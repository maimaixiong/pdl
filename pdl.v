==> flow/design.v <==
module pdl  
#(
          parameter N = 32,
          parameter OUT_NUM = 8 
)   
(   
      input [N-1:0] wb,  
      input [N-1:0] dl,  
      input clk,  
      input reset,  
      input trigger,  
      output reg delay_out  
);
 reg [2:0] fsm_clk;
 reg [N-1:0] DL ;  
 reg [N-1:0] TH;  
 reg [N-1:0] counter=0;  
 reg trigger_sync_1=0,trigger_sync_2=0;  
 reg timer_delay_enable = 0, timer_width_enable;
 wire trigger_rising,trigger_falling;  
 reg reset_det1=0,reset_det2=0; 
 reg TimerEn = 0;
 reg LoadEnReg = 0;
always @(posedge clk)  
 begin  
           trigger_sync_1 <= trigger;            
           trigger_sync_2 <= trigger_sync_1;     
           reset_det1 <= reset;  
           reset_det2 <= reset_det1;
 end 
 assign trigger_rising = trigger_sync_1 & (~trigger_sync_2);   
 assign trigger_falling = trigger_sync_2 & (~trigger_sync_1);   
always @(posedge clk or negedge reset)
if ( ~reset ) begin  
    counter <= 32'h00000000;
 end
else
 begin
     begin
         if(LoadEnReg == 1'b1)
         begin
             counter <= 32'h00000000;
         end
     else if (TimerEn == 1'b1)
     begin
         counter <= counter + 1;
     end
 end
end
always @( posedge clk)
 begin
     case(fsm_clk)
         2'b00: delay_out = 0; 
         2'b01: delay_out = 0;
         2'b11: delay_out = 1;
    endcase
 end
 always@(posedge clk or negedge reset)
 if (~ reset)
 begin
     fsm_clk <= 2'b00;
     TH <= 32'h00000000;
     DL <= 32'h00000000;
     LoadEnReg <= 1'b1;
     TimerEn <= 1'b0;
 end
 else
 begin
     case (fsm_clk)
         2'b00: begin
             if ( trigger_rising == 1 ) 
             begin
                LoadEnReg <= 1'b1;
                TimerEn <= 1'b0;
                DL = dl;
                fsm_clk <= 2'b01;
            end
         end
         2'b01: begin
             LoadEnReg <= 1'b0;
             TimerEn <= 1'b1;
             if ( counter == DL )
             begin
                TH = dl + wb;
                fsm_clk <= 2'b11;
            end
         end
         2'b11: begin
             if ( counter == TH )
             begin
                 fsm_clk <= 2'b00;
             end
         end
    endcase
end
endmodule  
## From RTL to reports: pdl

The steps from the RTL of pdl to its reports follow in flow order.
Lines are those of the file above, counted from 1.
Operators carry their Yosys type and port widths (W data, S select, Z words).
Cell names lack the library's common part.
A cell with -- has no value.

| set-up | value |
|---|---|
| top module | pdl |
| clock input | clk |
| standard-cell library | sky130hd |
| library corner | tt_025C_1v80 |

## After elaboration

Source: Yosys, flattened and elaborated, memories not mapped. Widths are those after wreduce. Registers that Yosys merges into a memory's read port (data or address) are not register bits. Print and check cells do not count.

| bit counts | value |
|---|---|
| memories kept | 0 |
| elaborated cells | 41 |
| bits in latches | 0 |
| word width x clocked read ports | 0 |
| ROM bits | 0 |
| output and inout bits | 1 |
| register bits after elaboration | 104 |
| memory bits (writable) | 0 |
| input bits | 67 |

| operators by class | value |
|---|---|
| equality and inequality tests | 7 |
| reductions and logical operators | 10 |
| bitwise gates (word level) | 2 |
| shifts and indexed selects | 0 |
| multiplexer cells | 11 |
| $add $sub $neg | 2 |
| multipliers | 0 |
| $lt $le $gt $ge | 0 |
| div/mod/pow operators | 0 |

Operators with widths:

| cell | count |
|---|---|
| $eq A32 B32 Y1 | 2 |
| $mux W32 | 2 |
| $add A32 B1 Y32 const B | 1 |
| $add A32 B32 Y32 | 1 |
| $pmux W3 S3 | 1 |
| $mux W3 | 3 |
| $ne A2 B2 Y1 const B | 3 |
| $reduce_and A2 Y1 | 3 |
| $reduce_bool A2 Y1 | 3 |
| $pmux W1 S2 | 3 |
| $reduce_and A4 Y1 | 1 |
| $eq A3 B1 Y1 const B | 1 |
| $eq A3 B2 Y1 const B | 1 |
| $logic_not A3 Y1 | 1 |
| $reduce_bool A3 Y1 | 1 |
| $reduce_or A2 Y1 | 1 |
| $mux W1 | 2 |
| $and A1 B1 Y1 | 1 |
| $not A1 Y1 | 1 |

## Depth

Longest topological path by Yosys (ltp), each cell counted once; first at word level (registers and memories cut), then after technology mapping (sequential cells cut; the memories' decode and read muxes count).

| depth | value |
|---|---|
| depth in word-level cells | 4 |
| ABC_AREA | 0 |
| gate-level depth with buffers | 9 |
| depth with buffers taken out | 9 |

## Netlist

Source: synth_stat.txt of the flow (Yosys; design flattened, memories mapped). It holds for the ABC_AREA given above (unset counts as 0); a run with the other value may have another netlist.

| mapped netlist | value |
|---|---|
| sequential part of the area | 2600.0 um^2 |
| mapped cells | 698 |
| buffers | 37 |
| flip-flop cells | 104 |
| chip area (Yosys) | 6726.5 um^2 |

Cell types:

| cell type | count | total area (um^2) |
|---|---|---|
| dfrtp_1 | 99 | 2.48E+03 |
| xor2_1 | 100 | 875.84 |
| mux2_2 | 36 | 405.389 |
| ha_1 | 32 | 400.384 |
| o21ai_0 | 50 | 250.24 |
| nand2_1 | 59 | 221.462 |
| nor2_1 | 52 | 195.187 |
| xnor2_1 | 21 | 183.926 |
| a21oi_1 | 27 | 135.13 |
| nor4_1 | 16 | 100.096 |
| nand3_1 | 19 | 95.091 |
| clkbuf_1 | 25 | 93.84 |
| a21o_1 | 12 | 90.086 |
| nand4_1 | 13 | 81.328 |
| and3_1 | 12 | 75.072 |
| o21a_1 | 9 | 67.565 |
| dfstp_2 | 2 | 52.55 |
| buf_2 | 9 | 45.043 |

Other cell types: 47; their cells: 105.

## Worst setup path after synthesis

Path of least setup slack by OpenSTA after synthesis, without wires, with an ideal clock, recovery checks aside; 20% of the period is set as input and as output delay. Where synthesis merged equal registers, the netlist keeps one of their names.

| timing path after synthesis | value |
|---|---|
| path type | input port to flip-flop |
| from | input wb[0] |
| to | register TH[20] |
| path delay | 2.254 ns |
| library setup time | 0.125 ns |
| data required time | 5.115 ns |
| driving pins on the path | 9 |
| arrival | 3.177 ns |
| launch time at the first pin | 1.048 ns |
| period | 5.24 ns |
| external input delay | 1.048 ns |
| buffers on the path | 0 |
| path slack | 1.938 ns |
| synthesis period reached | 3.302 ns |

"path delay" is the arrival time less input delay plus setup time.
"driving pins on the path": output pins that drive a net of the path, with the launching flip-flop's if there is one; two outputs of one cell count as two.
"synthesis period reached" = period - worst setup slack (recovery checks aside). The figure is calculated, with input and output delays left at 20% of the set period.
The rows between start and end are the longest chain of elaborated cells between them; the timing report does not say that the signal goes this way. Where chains are equally long, one stands for them.
Each line given opens the expression or statement behind the cell; cells for indexed reads and writes are added by Yosys, which also makes memories of some case tables.

| between the ends, after synthesis | value |
|---|---|
| cell sequence | ha_1 fa_1 a211o_1 a211o_1 a41o_4 a21oi_4 o21bai_2 xor2_1 mux2_2 |
| length of the longest elaborated chain | 1 |
| elaborated cells between the ends (all ways) | 1 |
| RTL lines with such cells | 1 |
| those cells by class | add/sub: 1 |

RTL lines, path after synthesis:

| item | line | source |
|---|---|---|
| from (decl) | 7 | `input [N-1:0] wb,` |
| $add A32 B32 Y32 | 84 | `TH = dl + wb;` |
| to (assign) | 62 | `TH <= 32'h00000000;` |
| to (assign) | 84 |  |
| to (decl) | 16 | `reg [N-1:0] TH;` |

## Worst path after layout

Path of least setup slack in the final report of run A (OpenROAD, finished layout, wires in). Where an end is a register, its clock arrival counts in the times.

| timing path after layout | value |
|---|---|
| path type | input port to flip-flop |
| from | input dl[0] |
| to | register TH[20] |
| launch time at the first pin | 0.63 ns |
| buffers on the path | 1 |
| arrival | 3.32 ns |
| library setup time | 0.10 ns |
| path slack | 0.13 ns |
| data required time | 3.45 ns |
| period | 3.17 ns |
| external input delay | 0.63 ns |
| driving pins on the path | 10 |

The rows between start and end are the longest chain of elaborated cells between them; the timing report does not say that the signal goes this way. Where chains are equally long, one stands for them.

| between the ends, after layout | value |
|---|---|
| cell sequence | clkdlybuf4s50_1 ha_1 fa_1 a211o_1 a211o_1 a41o_4 a21oi_4 o21bai_2 xor2_1 mux2_2 |
| length of the longest elaborated chain | 1 |
| elaborated cells between the ends (all ways) | 1 |
| RTL lines with such cells | 1 |
| those cells by class | add/sub: 1 |

RTL lines, path after layout:

| item | line | source |
|---|---|---|
| from (decl) | 8 | `input [N-1:0] dl,` |
| $add A32 B32 Y32 | 84 | `TH = dl + wb;` |
| to (assign) | 62 | `TH <= 32'h00000000;` |
| to (assign) | 84 |  |
| to (decl) | 16 | `reg [N-1:0] TH;` |

==> runs of pdl <==
Measured results for pdl: 2 stored runs of the Yosys and OpenROAD flow on sky130hd. The settings differ; the order carries no meaning. The constraints put input and output delay at 20% of the set period each and load the outputs with 0.01 pF.
"worst setup path time": the worst setup path's part of the clock period (all of it between registers, 20% less for each end at a port) less its slack. A launch clock that arrives late makes it longer, a capture clock that arrives late makes it shorter.
By "power consumption" is meant OpenSTA's value without simulated activity: inputs other than the clock are taken to toggle once in ten clock periods, and the tool carries that through the logic.

#### Run A

| setting | value |
|---|---|
| period_ns | `3.17` |
| CORE_UTILIZATION | `70` |
| SETUP_SLACK_MARGIN | `-0.18` |
| PLACE_DENSITY_LB_ADDON | `0.17` |
| CORE_MARGIN | `10` |
| CELL_PAD_IN_SITES_GLOBAL_PLACEMENT | `0` |
| TNS_END_PERCENT | `95` |
| ABC_AREA | `0` |
| CTS_CLUSTER_DIAMETER | `240` |
| MAX_ROUTING_LAYER | `met4` |
| CAP_MARGIN | `20` |
| SLEW_MARGIN | `20` |

| result | value |
|---|---|
| overall die area | 13929.9 um^2 |
| netlist area reported by Yosys | 6726.5 um^2 |
| power consumption | 2864 µW |
| worst setup path time | 2.41 ns |
| worst setup path type | input port to flip-flop |
| worst slack on setup checks | 0.130 ns |
| std-cell area (final layout) | 7926.4 um^2 |

#### Run B

| setting | value |
|---|---|
| period_ns | `3.36` |
| CORE_UTILIZATION | `61` |
| CAP_MARGIN | `20` |
| CORE_MARGIN | `2` |
| SLEW_MARGIN | `20` |

| result | value |
|---|---|
| worst slack on setup checks | 0.216 ns |
| netlist area reported by Yosys | 6726.5 um^2 |
| std-cell area (final layout) | 7811.2 um^2 |
| power consumption | 2623 µW |
| overall die area | 11883.2 um^2 |
| worst setup path time | 2.47 ns |
| worst setup path type | input port to flip-flop |
